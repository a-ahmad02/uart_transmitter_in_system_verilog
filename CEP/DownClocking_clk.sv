==> flow/design.v <==
`timescale 1ns / 1ps
module DownClocking_clk(input clock_in, rst,
                        output reg clock_out
    );
	logic [10:0] d, cnt;
	always_ff @ (posedge clock_in or posedge rst)
	begin
	 if (rst)
		cnt <= 0;
	 else 
		cnt <= d;
	end
	always_comb begin
		if (cnt == 'd1042)
		  d = 1'd0;
		else
		  d = cnt+1;
    end
	always_ff @ (posedge clock_in or posedge rst) begin
	 if (rst)
		     clock_out <= 0;
		else if (cnt == 'd521)
		     clock_out <= ~clock_out;
    end
endmodule
# Tool chain data of DownClocking_clk

The steps from the RTL of DownClocking_clk to its reports follow in flow order.
Line numbers count from 1 in the design file above.
Cell names lack the library's common part.
A cell with - has no value.

Top: DownClocking_clk
Clock port: clock_in
Standard-cell library: sky130hd
Corner: tt_025C_1v80

# Word level

Source: Yosys, flattened and elaborated, memories not mapped. Widths are those after wreduce; folded enables and synchronous resets count as part of the registers. Registers that Yosys merges into a memory's read port (data or address) are not register bits. Print and check cells do not count. Equal cells are merged and count once.

Register bits after elaboration: 12
Input port bits: 2
Output and inout bits: 1
Word-level cells: 7

Add/subtract/negate cells: 1
Equality and inequality tests: 2
Multiplexer cells: 1
Bitwise operators: 1

Operators with widths:

| cell                                             | number |
| adder 11 x 1 -> 11 bit (second input constant)   | 1 |
| == test 11 x 10 -> 1 bit (second input constant) | 1 |
| == test 11 bit (second input constant)           | 1 |
| 2-to-1 mux 11 bit                                | 1 |
| NOT 1 bit                                        | 1 |

# Depth

Depth = most cells in a row (Yosys ltp): at word level without a register or memory, in the mapped netlist without a sequential cell, where the memories' decode and read muxes count.

Depth after elaboration: 2
ABC_AREA: 0
Gate-level depth with buffers: 4
Gate-level depth less buffers: 4

# Synthesis result

Source: synth_stat.txt of the flow (Yosys; design flattened, memories mapped). It holds for the ABC_AREA given above (unset counts as 0); a run with the other value may have another netlist.

Standard cells after synthesis: 54
Synthesis area: 586.8 um^2
Area of sequential cells: 300.3 um^2
Flip-flops: 12

Cells by type:

| cell     | number | total area (um^2) |
| dfrtp_1  | 12     | 300.288 |
| xnor2_1  | 5      | 43.792 |
| ha_1     | 3      | 37.536 |
| xor2_1   | 4      | 35.034 |
| nor2_1   | 6      | 22.522 |
| nand3_1  | 4      | 20.019 |
| nor3_1   | 4      | 20.019 |
| nor4bb_1 | 2      | 20.019 |
| inv_1    | 4      | 15.014 |
| nand4_1  | 2      | 12.512 |
| or4_4    | 1      | 11.261 |
| nand3_2  | 1      | 10.01 |
| a21oi_2  | 1      | 8.758 |
| and4_1   | 1      | 8.758 |
| nand2_1  | 2      | 7.507 |
| o31ai_1  | 1      | 7.507 |
| or3_1    | 1      | 6.256 |

# Path before layout

OpenSTA on the mapped netlist: ideal clock, no wires. The path of least setup slack (recovery checks aside). Input and output delay are each 20% of the period. Register names are those of the netlist, which keeps one name where synthesis merged equal registers.

Kind: register to register
Start: reg cnt[0]
End: reg cnt[10]
Clock period: 1380 ps
Setup time: 73 ps
Time at the first pin: 0 ps
Arrival time: 1310 ps
Setup slack: -3 ps
Delay of the path: 1383 ps
Stages: 5
Buffers on the path: 0
Synthesis period reached: 1383 ps

"delay of the path" = arrival - input delay + setup time.
"stages" counts driving pins, that of a launching flip-flop among them; a cell with two outputs on the path counts twice.
"synthesis period reached" is the clock period less the worst setup slack; recovery checks do not enter. This is arithmetic on one report: input and output delays are still those of the set period (20% each).
Between the ends stands the longest chain of elaborated cells between them, by number of cells; it is not shown to be the way that was timed. Of several equally long chains one is given.
A line is the first line of the expression or statement that the cell stems from. Yosys adds cells for indexed reads and writes and turns some case tables into memories.

Path through: dfrtp_1 > ha_1 > nand2_1 > or4_4 > a21oi_2
Cells in the longest elaborated chain: 2
Elaborated cells between the ends (all ways): 3
Source lines of those cells: 2
Those cells by class: add/sub (1); eq/ne (1); mux (1)

Ends and longest elaborated chain, after synthesis:

| element                | RTL line | text |
| start, declared        | 5        | `logic [10:0] d, cnt;` |
| start, assigned        | 9        | `cnt <= 0;` |
| start, assigned        | 11       | `cnt <= d;` |
| adder 11 x 1 -> 11 bit | 17       | `d = cnt+1;` |
| 2-to-1 mux 11 bit      | 14       | `if (cnt == 'd1042)` |
| end, assigned          | 9        |  |
| end, assigned          | 11       |  |
| end, declared          | 5        |  |

# Worst path after layout

From the final timing report of flow run 1: the path of least setup slack in the routed layout; clock arrival at registers is part of the times.
The report prints the path's times to 10 ps; the period is as set.

Kind: register to register
Start: reg cnt[3]
End: reg cnt[10]
Clock period: 1060 ps
Setup time: 60 ps
Time at the first pin: 280 ps
Arrival time: 1490 ps
Setup slack: -210 ps
Stages: 4
Buffers on the path: 0

Between the ends stands the longest chain of elaborated cells between them, by number of cells; it is not shown to be the way that was timed. Of several equally long chains one is given.

Path through: dfrtp_1 > nand3_2 > or4_4 > a21oi_2
Cells in the longest elaborated chain: 2
Elaborated cells between the ends (all ways): 3
Source lines of those cells: 2
Those cells by class: add/sub (1); eq/ne (1); mux (1)

Ends and longest elaborated chain, post-layout:

| element                | RTL line | text |
| start, declared        | 5        | `logic [10:0] d, cnt;` |
| start, assigned        | 9        | `cnt <= 0;` |
| start, assigned        | 11       | `cnt <= d;` |
| adder 11 x 1 -> 11 bit | 17       | `d = cnt+1;` |
| 2-to-1 mux 11 bit      | 14       | `if (cnt == 'd1042)` |
| end, assigned          | 9        |  |
| end, assigned          | 11       |  |
| end, declared          | 5        |  |

Stored flow runs of DownClocking_clk (2 of them; Yosys, OpenROAD, sky130hd). They differ in their settings and are not a sequence. Constraints: input delay and output delay 20% of the set period each, output load 0.01 pF.
By "clock period reached" is meant the clock period of the run minus its worst setup slack. This is arithmetic on one report: input and output delays are still those of the set period (20% each).
Settings: . = not set for that run.

| setting or result                        | flow run 1 | flow run 2 |
| period_ns                                | 1.06       | 1.53       |
| CAP_MARGIN                               | 20         | 20         |
| CORE_MARGIN                              | 2          | 5          |
| CORE_UTILIZATION                         | 40         | 61         |
| SLEW_MARGIN                              | 20         | 15         |
| SETUP_SLACK_MARGIN                       | .          | 0.26       |
| PLACE_DENSITY_LB_ADDON                   | .          | 0.26       |
| HOLD_SLACK_MARGIN                        | .          | 0.1        |
| CELL_PAD_IN_SITES_GLOBAL_PLACEMENT       | .          | 0          |
| GPL_ROUTABILITY_DRIVEN                   | .          | 1          |
| CTS_CLUSTER_DIAMETER                     | .          | 328        |
| total die area (um^2)                    | 1789.3     | 1682.2     |
| worst slack on setup checks (ps)         | -210       | 247        |
| clock period reached (ps)                | 1270       | 1283       |
| setup total negative slack (ps)          | -1318      | 0          |
| chip area after synthesis (Yosys) (um^2) | 586.8      | 586.8      |
| utilization of the finished layout (%)   | 66.0       | 81.7       |
